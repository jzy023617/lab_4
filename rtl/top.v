==> flow/design.v <==
`timescale 1ns/10ps
module down_seg (
sys_clk,
rst_n,
en,
set_seg,
segH,
segL,
ack
);
parameter D = 0.1;
input               sys_clk;
input               rst_n;
input  [5:0]        set_seg;
input               en;
output [6:0]        segH;
output [6:0]        segL;
output              ack;
reg [5:0]           set_data;
reg [25:0]          cnt;
reg [5:0]           sec_cnt;
reg                 en_d0,en_d1,en_d2;
always @(posedge sys_clk or negedge rst_n) begin
    if(!rst_n)
        cnt <= #D 0;
    else if(en_d2)begin
        if(cnt == 26'd10)
            cnt <= #D 0;
        else
            cnt <= #D cnt + 1'b1;
    end
    else
        cnt <= #D 0;
end
always @(posedge sys_clk or negedge rst_n) begin
    if(!rst_n)
        sec_cnt <= #D 0;
    else if(set_seg == sec_cnt)
        sec_cnt <= #D 0;
    else if(cnt == 26'd10)
        sec_cnt <= #D sec_cnt + 1'b1;
    else
        sec_cnt <= #D sec_cnt;
end
always@(posedge sys_clk or negedge rst_n)begin 
    if(!rst_n)begin
        en_d0 <= #D 0;
        en_d1 <= #D 0;
    end
    else begin
        en_d0 <= #D en;
        en_d1 <= #D en_d0;
        en_d2 <= #D en_d1;
    end
end
always @(posedge sys_clk or negedge rst_n) begin
    if(!rst_n) begin
        set_data <= 0;
	 end
    else if(en_d2) begin 
        if(cnt == 26'd10)begin
            set_data <= #D set_data - 1;
        end
        else if(set_data == 6'd0) begin 
            set_data = 0;
        end
        else begin
            set_data <= #D set_data;
        end
    end
    else if(en_d0 & ~en_d1) begin 
        set_data <= #D set_seg;
    end
    else begin
        set_data <= #D set_data;
    end
end
assign ack = (sec_cnt == set_data)? 1:0;
seg  seg_inst1 (
    .sys_clk(sys_clk),
    .rst_n(rst_n),
    .seg_data(set_data/10),
    .seg_hex(segH)
  );
seg  seg_inst2 (
    .sys_clk(sys_clk),
    .rst_n(rst_n),
    .seg_data(set_data%10),
    .seg_hex(segL)
);
endmodule
module seg (
    sys_clk,
    rst_n,
    seg_data,
    seg_hex
);
    input sys_clk;
    input rst_n;
    input [3:0] seg_data;
    output [6:0] seg_hex;
    reg [6:0] seg_hex;
    always @(*) begin
        if(!rst_n)begin
            seg_hex <= 7'b100_0000;
        end
        else begin
            case (seg_data)
                0: seg_hex = 7'h40;
                1: seg_hex = 7'h79;
                2: seg_hex = 7'h24;
                3: seg_hex = 7'h30;
                4: seg_hex = 7'h19;
                5: seg_hex = 7'h12;
                6: seg_hex = 7'h02;
                7: seg_hex = 7'h78;
                8: seg_hex = 7'h00;
                9: seg_hex = 7'h10;
                default: seg_hex = 7'h40;
            endcase
        end
    end
endmodule
`timescale 1ns/10ps
module top (
sys_clk,
rst_n,
YC,
led,
segL,
segH
);
parameter D = 0.1;
localparam IDLE = 4'b0001; 
localparam S1 = 4'b0010;   
localparam S2 = 4'b0100;   
localparam S3 = 4'b1000;   
input               sys_clk;
input               rst_n;
input               YC;
output [5:0]        led;
output [6:0]        segL;
output [6:0]        segH;
reg [5:0] led;
reg [3:0] cur_state;
reg [3:0] next_state;
reg en;
reg [5:0] set_seg;
reg ack_d0;
wire ack;
always @(posedge sys_clk or negedge rst_n) begin
    if(!rst_n)
        cur_state <= #D IDLE;
    else
        cur_state <= #D next_state;
end
always@(posedge sys_clk or negedge rst_n)begin 
    if(!rst_n)
        ack_d0 <= #D 0;
    else
        ack_d0 <= #D ack;
end
always@(*)begin
    case (cur_state)
        IDLE: begin
            if(YC && ack_d0)
                next_state = S1;
            else
                next_state = IDLE;
        end
        S1:begin
            if(ack_d0)
                next_state = S2;    
            else
                next_state = S1;
        end
        S2:begin
            if(ack_d0)
                next_state = S3;    
            else
                next_state = S2;
        end
        S3:begin
            if(ack_d0)
                next_state = IDLE;
            else
                next_state = S3;
        end
        default: begin
            next_state = IDLE;
        end
    endcase
end
always @(posedge sys_clk or negedge rst_n) begin
    if(!rst_n) begin
        en <= #D 1'b0;
        led <= #D 6'b0;
    end
    else begin 
        case (cur_state)
            IDLE:begin
                set_seg <= #D 6'd60;
                led <= #D 6'b001100;
                if(ack)
                    en <= #D 1'b0;
                else
                    en <= #D 1'b1;
            end
            S1:begin
                led <= #D 6'b010100;
                set_seg <= #D 6'd3;
                if(ack)
                    en <= #D 1'b0;
                else
                    en <= #D 1'b1;
            end
            S2:begin
                led <= #D 6'b100001;
                set_seg <= #D 6'd30;
                if(ack)
                    en <= #D 1'b0;
                else
                    en <= #D 1'b1;
            end
            S3:begin
                led <= #D 6'b100010;
                set_seg <= #D 6'd3;
                if(ack)
                    en <= #D 1'b0;
                else
                    en <= #D 1'b1;
            end 
            default:begin
                set_seg <= #D 6'd0;
                en <= #D 1'b0;
            end 
        endcase
    end
end
down_seg  down_seg_inst (
    .sys_clk(sys_clk),
    .rst_n(rst_n),
    .set_seg(set_seg),
    .en(en),
    .segH(segH),
    .segL(segL),
    .ack(ack)
  );
endmodule
**From RTL to reports: top**

What the tools print for top, step after step.
Line numbers count from 1 in the design file above.
Operators carry their Yosys type and port widths (W data, S select, Z words).
Library cell names are shortened.
A cell with -- has no value.

- Design top: top
- Clock port: sys_clk
- Library: sky130hd
- Timing corner: tt_025C_1v80

**Elaborated design**

Counts by Yosys on the flattened word-level netlist (proc, flatten, opt, wreduce; memories kept). Register bits leave out memories and registers merged into their read ports (data or address). Print and check cells are left out.
Memory sizes are those after Yosys's memory passes, which may raise the word count (mostly to a power of two), join words into wider ones and drop unused or constant bits.

- Register bits: 59
- ROM bits: 224
- Memory cells: 2
- Bits of input ports: 3
- Output and inout port bits: 20
- Word-level cells: 56

Memory list:

| memory | depth | width | rd ports | write ports | RTL line | source |
|---|---|---|---|---|---|---|
| (no name shown) | 16 | 7 | 1 | 0 | 108 | `case (seg_data)` |
| (no name shown) | 16 | 7 | 1 | 0 | 108 |  |

- $add $sub $neg: 3
- Div/mod/pow operators: 2
- Eq/ne operators: 8
- Multiplexer cells: 20
- Bitwise operators: 2
- Reductions and logical operators: 8

Operators by type and width:

| operator | count |
|---|---|
| $div A6 B4 Y32 const B | 1 |
| $mod A6 B4 Y32 const B | 1 |
| $mux W26 | 2 |
| $mux W6 | 6 |
| $add A26 B1 Y26 const B | 1 |
| $eq A26 B4 Y1 const B | 1 |
| $pmux W6 S4 | 1 |
| $pmux W6 S3 | 1 |
| $pmux W4 S4 | 1 |
| $mux W7 | 2 |
| $eq A6 B6 Y1 | 2 |
| $mux W4 | 2 |
| $add A6 B1 Y6 const B | 1 |
| $sub A6 B1 Y6 const B | 1 |
| $logic_not A6 Y1 | 1 |
| $reduce_bool A2 Y1 | 2 |
| $eq A4 B1 Y1 const B | 1 |
| $eq A4 B2 Y1 const B | 1 |
| $eq A4 B3 Y1 const B | 1 |
| $eq A4 B4 Y1 const B | 1 |
| $reduce_bool A4 Y1 | 1 |
| $reduce_or A4 Y1 | 1 |
| $ne A3 B3 Y1 const B | 1 |
| $mux W3 | 1 |
| $mux W1 | 3 |
| $reduce_and A2 Y1 | 1 |
| $reduce_or A2 Y1 | 1 |
| $mux W2 | 1 |

Not listed: further kinds 3, cells in them 3.

**Longest topological paths**

Longest topological path by Yosys (ltp), each cell counted once; first at word level (registers and memories cut), then after technology mapping (sequential cells cut; the memories' decode and read muxes count).

- Depth after elaboration: 4
- ABC_AREA: 0
- Gate-level depth with buffers: 12
- Mapped depth without buffers: 10

**Mapped cells and area**

The flow's flattened synthesis, as Yosys stat reports it; memories are mapped. The netlist is that of the ABC_AREA named above (0 if unset); the other value can give another one.

- Standard cells after synthesis: 361
- Mapped area: 3497.1 um^2
- Area of sequential cells: 1452.6 um^2
- Mapped flip-flops: 57
- Buffer cells: 12

Cell types:

| type | count | area in all (um^2) |
|---|---|---|
| dfrtp_1 | 51 | 1.28E+03 |
| ha_1 | 18 | 225.216 |
| xor2_1 | 20 | 175.168 |
| nor2_1 | 44 | 165.158 |
| edfxtp_1 | 5 | 150.144 |
| xnor2_1 | 13 | 113.859 |
| nand2_1 | 29 | 108.854 |
| o21ai_0 | 17 | 85.082 |
| a21oi_1 | 15 | 75.072 |
| nand3_1 | 11 | 55.053 |
| and3_1 | 8 | 50.048 |
| nor3_1 | 10 | 50.048 |
| nor4_1 | 8 | 50.048 |
| a21o_1 | 6 | 45.043 |
| buf_6 | 4 | 45.043 |
| inv_1 | 12 | 45.043 |
| nand4_1 | 7 | 43.792 |
| or3_1 | 7 | 43.792 |

Other cell types: 53; their cells: 76.
By module: a second synthesis without flattening, with its own total; a netlist apart from the flattened one above.

- Cells (unflattened synthesis): 392
- Area total of the unflattened synthesis: 3672.3 um^2

Rows give one instance, submodules left out.

By module:

| module | times used | cells | area (um^2) |
|---|---|---|---|
| down_seg | 1 | 299 | 2711.4 |
| top | 1 | 43 | 570.5 |
| seg | 2 | 25 | 195.2 |

**Path before layout**

OpenSTA on the mapped netlist: ideal clock, no wires. The path of least setup slack (recovery checks aside). Input and output delay are each 20% of the period. Register names are those of the netlist, which keeps one name where synthesis merged equal registers.

- Path kind: reg-to-output
- From: register down_seg_inst.set_data[3]
- To: output port segL[4]
- Clock period: 4330 ps
- External output delay: 866 ps
- Launch time at the first pin: 0 ps
- Arrival: 2961 ps
- Slack: 503 ps
- Path delay: 2961 ps
- Driving pins on the path: 12
- Buffers on the path: 1
- Synthesis period reached: 3827 ps

"path delay" = arrival - input delay + setup time.
At an output port there is no setup time.
"driving pins on the path" counts driving pins, that of a launching flip-flop among them; a cell with two outputs on the path counts twice.
"synthesis period reached" = period - worst setup slack (recovery checks aside). The figure is calculated, with input and output delays left at 20% of the set period.
Between the ends stands the longest chain of elaborated cells between them, by number of cells; it is not shown to be the way that was timed. Of several equally long chains one is given.
Each line given opens the expression or statement behind the cell; cells for indexed reads and writes are added by Yosys, which also makes memories of some case tables.
The chain passes a memory read, where the word-level depth is cut; so it can be longer than that depth.
A register here has more assigning lines than the two given.

- Cell sequence: dfrtp_1 > or2_2 > clkbuf_1 > ha_1 > and2b_4 > o31ai_1 > a211oi_2 > ha_1 > nand4b_1 > xnor2_2 > mux2_1 > a31o_1
- Cells in the longest elaborated chain: 3

Ends and longest elaborated chain, post-synthesis:

| item | RTL line | source |
|---|---|---|
| start, declared | 19 | `reg [5:0]           set_data;` |
| start, assigned | 62 | `set_data <= #D set_data - 1;` |
| start, assigned | 68 | `set_data <= #D set_data;` |
| $mod A6 B4 Y32 | 88 | `.seg_data(set_data%10),` |
| $mem_v2 Z16 W7 | 108 | `case (seg_data)` |
| $mux W7 | 104 | `if(!rst_n)begin` |
| end, declared | 142 | `output [6:0]        segL;` |

**Worst path after layout**

Path of least setup slack in the final report of run 1 (OpenROAD, finished layout, wires in). Where an end is a register, its clock arrival counts in the times.
The path's times are printed in steps of 10 ps; the period is the one set.

- Path kind: reg-to-output
- From: register down_seg_inst.set_data[3]
- To: output port segL[4]
- Clock period: 6150 ps
- External output delay: 1230 ps
- Launch time at the first pin: 320 ps
- Arrival: 4020 ps
- Slack: 900 ps
- Driving pins on the path: 12
- Buffers on the path: 1

Between the ends stands the longest chain of elaborated cells between them, by number of cells; it is not shown to be the way that was timed. Of several equally long chains one is given.
The chain passes a memory read, where the word-level depth is cut; so it can be longer than that depth.
A register here has more assigning lines than the two given.

- Cell sequence: dfrtp_1 > or2_2 > ha_1 > and2b_4 > o31ai_1 > a211oi_2 > ha_1 > nand4b_1 > xnor2_2 > mux2_1 > a31o_1 > clkdlybuf4s50_1
- Cells in the longest elaborated chain: 3

Ends and longest elaborated chain, post-layout:

| item | RTL line | source |
|---|---|---|
| start, declared | 19 | `reg [5:0]           set_data;` |
| start, assigned | 62 | `set_data <= #D set_data - 1;` |
| start, assigned | 68 | `set_data <= #D set_data;` |
| $mod A6 B4 Y32 | 88 | `.seg_data(set_data%10),` |
| $mem_v2 Z16 W7 | 108 | `case (seg_data)` |
| $mux W7 | 104 | `if(!rst_n)begin` |
| end, declared | 142 | `output [6:0]        segL;` |

Subject: flow runs of top

Hi,

Settings and measured results of 2 stored flow runs for module top (sky130hd), not sorted in any way. The constraints put input and output delay at 20% of the set period each and load the outputs with 0.01 pF.
"period achieved" is the run's clock period less its worst setup slack. It is reckoned from that one timing run; input and output delays stay at 20% of the period that was set.
A setting shown as . is not set for that run.

| item | run 1 | run 2 |
|---|---|---|
| period_ns | 6.15 | 2.42 |
| CORE_UTILIZATION | 60 | 22 |
| SETUP_SLACK_MARGIN | -0.23 | -0.07 |
| TNS_END_PERCENT | 75 | 10 |
| ABC_AREA | 0 | . |
| MAX_ROUTING_LAYER | met5 | met4 |
| CAP_MARGIN | 20 | 20 |
| CORE_MARGIN | 2 | 2 |
| SLEW_MARGIN | 20 | 5 |
| PLACE_DENSITY_LB_ADDON | . | 0.06 |
| CORE_ASPECT_RATIO | . | 1.37 |
| CELL_PAD_IN_SITES_DETAIL_PLACEMENT | . | 2 |
| GPL_TIMING_DRIVEN | . | 1 |
| standard-cell area of the final layout (um^2) | 3958.8 | 4645.7 |
| setup slack of the worst path (ps) | 903 | -1034 |
| post-synthesis cell area (um^2) | 3497.1 | 3497.1 |
| period achieved (ps) | 5247 | 3454 |
| die area (um^2) | 6455.3 | 16932.6 |
| worst hold slack in the final report (ps) | 363 | 350 |
| total negative slack (ps) | 0 | -11492 |

Regards
